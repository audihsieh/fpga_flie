==> flow/design.v <==
`timescale 1ms / 1us
module traffic(
    input s,
    input clk,
    output reg green = 0,
    output reg yellow = 0,
    output reg red = 0,
    output reg camera = 0
    );
     reg [7:0] cnt = 0;
always @(posedge clk)begin
    if(cnt<8'b00001001)begin
        green<=1;
        yellow<=0;
        red<=0;
        cnt<=cnt+1;
    end
    else if((cnt>8'b00001000)&&(cnt<8'b00001100))begin
        green<=0;
        yellow<=1;
        red<=0;
        cnt<=cnt+1;
    end
    else if((cnt>8'b00001011)&&(cnt<8'b00011011))begin
        green<=0;
        yellow<=0;
        red<=1;
        cnt<=cnt+1;
    end
    else if(cnt>8'b00011010)begin
        green<=1;
        yellow<=0;
        red<=0;
        cnt<=0;
    end
end
always @(*)begin
    if(s==1 && red==1)begin
        camera<=1;
    end
    else begin
        camera<=0;
    end
end
endmodule
**Reports on traffic**

The steps from the RTL of traffic to its reports follow in flow order.
Lines are those of the file above, counted from 1.
Operators carry their Yosys type and port widths (W data, S select, Z words).
Cell names lack the library's common part.
A cell with -- has no value.

- Design top: traffic
- Clock port: clk
- Standard-cell library: sky130hd
- Library corner: tt_025C_1v80

**Word-level counts**

Counts by Yosys on the flattened word-level netlist (proc, flatten, opt, wreduce; memories kept). Register bits leave out memories and registers merged into their read ports (data or address). Print and check cells are left out. Cells with the same type and inputs are merged into one.

- Output and inout bits: 4
- Clocked read ports x word width: 0
- Word-level cells: 30
- Flip-flop bits (word level): 11
- Memories: 0
- Input port bits: 2
- Memory bits (writable): 0
- ROM bits: 0
- Bits in latches: 0

- Reduce/logical cells: 7
- Add/sub/neg operators: 1
- Multiply operators: 0
- Mux-type cells: 12
- Equal/unequal tests: 0
- Order comparisons: 6
- Divide/modulo/power cells: 0
- Shifts and indexed selects: 0
- Bitwise operators: 0

Operator list:

| operator | number |
|---|---|
| $mux W8 | 4 |
| $gt A8 B4 Y1 const B | 2 |
| $lt A8 B4 Y1 const B | 2 |
| $add A8 B1 Y8 const B | 1 |
| $gt A8 B5 Y1 const B | 1 |
| $lt A8 B5 Y1 const B | 1 |
| $mux W1 | 8 |
| $reduce_bool A4 Y1 | 1 |
| $logic_and A1 B1 Y1 | 3 |
| $reduce_bool A3 Y1 | 1 |
| $reduce_bool A2 Y1 | 1 |
| $reduce_or A2 Y1 | 1 |

**Longest topological paths**

Depth = most cells in a row (Yosys ltp): at word level without a register or memory, in the mapped netlist without a sequential cell, where the memories' decode and read muxes count.

- Depth after elaboration: 5
- ABC_AREA: 0
- Gate-level depth with buffers: 5
- Depth with buffers taken out: 5

**Netlist**

The flow's flattened synthesis, as Yosys stat reports it; memories are mapped. The netlist is that of the ABC_AREA named above (0 if unset); the other value can give another one.
Totals and module areas in this step are rounded.

- Flip-flops: 11
- Mapped area: 0.0005167 mm²
- Sequential area: 0.0003003 mm²
- Cell count: 46

Cells by type:

| type | number |
|---|---|
| edfxtp_1 | 8 |
| dfxtp_1 | 3 |
| a21oi_1 | 7 |
| ha_1 | 2 |
| nor3_1 | 3 |
| o211ai_2 | 1 |
| inv_1 | 3 |
| nor2_1 | 3 |
| or3_4 | 1 |
| and4_1 | 1 |
| nand4b_1 | 1 |
| or3b_1 | 1 |
| xnor2_1 | 1 |
| xor2_1 | 1 |
| nand2_1 | 2 |
| and2_1 | 1 |
| and3_1 | 1 |
| nand2b_1 | 1 |

Not listed: further types 5, cells in them 5.

**Worst setup path after synthesis**

Path of least setup slack by OpenSTA after synthesis, without wires, with an ideal clock, recovery checks aside; 20% of the period is set as input and as output delay. Where synthesis merged equal registers, the netlist keeps one of their names.

- Path type: reg-to-reg
- Start: register cnt[5]
- End: register cnt[0]
- Path slack: 0.565 ns
- Period: 2.13 ns
- Stages on the path: 3
- Launch time at the first pin: 0.000 ns
- Path delay: 1.565 ns
- Arrival time: 1.271 ns
- Period reached after synthesis: 1.565 ns

"path delay" is the arrival time less input delay plus setup time.
"stages on the path": output pins that drive a net of the path, with the launching flip-flop's if there is one; two outputs of one cell count as two.
"period reached after synthesis" is the clock period less the worst setup slack; recovery checks do not enter. This is arithmetic on one report: input and output delays are still those of the set period (20% each).
The rows between start and end are the longest chain of elaborated cells between them; the timing report does not say that the signal goes this way. Where chains are equally long, one stands for them.
Each line given opens the expression or statement behind the cell; cells for indexed reads and writes are added by Yosys, which also makes memories of some case tables.
A register here has more assigning lines than the two given.
The path ends at the enable pin of a flip-flop; only ways to that pin are counted.

- Cells stage by stage: edfxtp_1 > or3_4 > or3b_1
- Cells in the longest elaborated chain: 3
- Elaborated cells between the ends (all ways): 9
- Source lines of those cells: 4

RTL lines, path post-synthesis:

| what | RTL line | source |
|---|---|---|
| start, declared | 10 | `reg [7:0] cnt = 0;` |
| start, assigned | 16 | `cnt<=cnt+1;` |
| start, assigned | 22 | `cnt<=cnt+1;` |
| $gt A8 B4 Y1 | 18 | `else if((cnt>8'b00001000)&&(cnt<8'b00001100))begin` |
| $logic_and A1 B1 Y1 | 18 |  |
| $reduce_bool A4 Y1 | -- |  |
| end, assigned | 16 |  |
| end, assigned | 22 |  |
| end, declared | 10 |  |

**Worst path after layout**

From the final timing report of run A: the path of least setup slack in the routed layout; clock arrival at registers is part of the times.

- Path type: reg-to-reg
- Start: register cnt[6]
- End: register cnt[7]
- Launch time at the first pin: 0.26 ns
- Period: 1.33 ns
- Stages on the path: 3
- Arrival time: 1.49 ns
- Path slack: -0.16 ns

The rows between start and end are the longest chain of elaborated cells between them; the timing report does not say that the signal goes this way. Where chains are equally long, one stands for them.
A register here has more assigning lines than the two given.
The path ends at the enable pin of a flip-flop; only ways to that pin are counted.

- Cells stage by stage: edfxtp_1 > or3_4 > or3b_4
- Cells in the longest elaborated chain: 3
- Elaborated cells between the ends (all ways): 9
- Source lines of those cells: 4

RTL lines, path after layout:

| what | RTL line | source |
|---|---|---|
| start, declared | 10 | `reg [7:0] cnt = 0;` |
| start, assigned | 16 | `cnt<=cnt+1;` |
| start, assigned | 22 | `cnt<=cnt+1;` |
| $gt A8 B4 Y1 | 18 | `else if((cnt>8'b00001000)&&(cnt<8'b00001100))begin` |
| $logic_and A1 B1 Y1 | 18 |  |
| $reduce_bool A4 Y1 | -- |  |
| end, assigned | 16 |  |
| end, assigned | 22 |  |
| end, declared | 10 |  |

Data sheet: physical implementation of traffic

Stored flow runs of traffic (2 of them; Yosys, OpenROAD, sky130hd). They differ in their settings and are not a sequence. Constraints: input delay and output delay 20% of the set period each, output load 0.01 pF.
By "clock period reached" is meant the clock period of the run minus its worst setup slack. This is arithmetic on one report: input and output delays are still those of the set period (20% each).
"time of the worst setup path" = time allowed to the worst setup path (clock period - input delay - output delay, where it has them) - its slack; a late launch clock adds to it, a late capture clock takes from it.
By "total power of the final layout" is meant OpenSTA's value without simulated activity: inputs other than the clock are taken to toggle once in ten clock periods, and the tool carries that through the logic.
Values from the reports are rounded here.
Among the settings, . means not set for that run.
A result given as . is not shown for that run.

| item | run A | run B |
|---|---|---|
| period_ns | 1.33 | 2.74 |
| CAP_MARGIN | 20 | 20 |
| CORE_MARGIN | 2 | 2 |
| CORE_UTILIZATION | 40 | 69 |
| SLEW_MARGIN | 20 | 20 |
| PLACE_DENSITY | . | 0.6 |
| HOLD_SLACK_MARGIN | . | 0.15 |
| CORE_ASPECT_RATIO | . | 1.53 |
| CELL_PAD_IN_SITES_GLOBAL_PLACEMENT | . | 0 |
| GPL_TIMING_DRIVEN | . | 0 |
| GPL_ROUTABILITY_DRIVEN | . | 1 |
| CTS_CLUSTER_DIAMETER | . | 316 |
| MIN_ROUTING_LAYER | . | met2 |
| MAX_ROUTING_LAYER | . | met4 |
| setup slack of the worst path (ns) | -0.163 | . |
| time of the worst setup path (ns) | 1.49 | . |
| worst path kind | reg-to-reg | . |
| worst hold slack (ns) | 0.542 | . |
| mapped cell area after synthesis (mm²) | 0.0005167 | . |
| final design utilization (%) | 66.7 | . |
| clock period reached (ns) | 1.493 | . |
| full die area (mm²) | 0.001595 | . |
| standard-cell area after layout (mm²) | 0.0007707 | . |
| total power of the final layout (mW) | 0.6239 | . |
| total negative slack on setup checks (ns) | -1.727 | . |

Run B: not finished: floorplanning ended with error PDN-0185
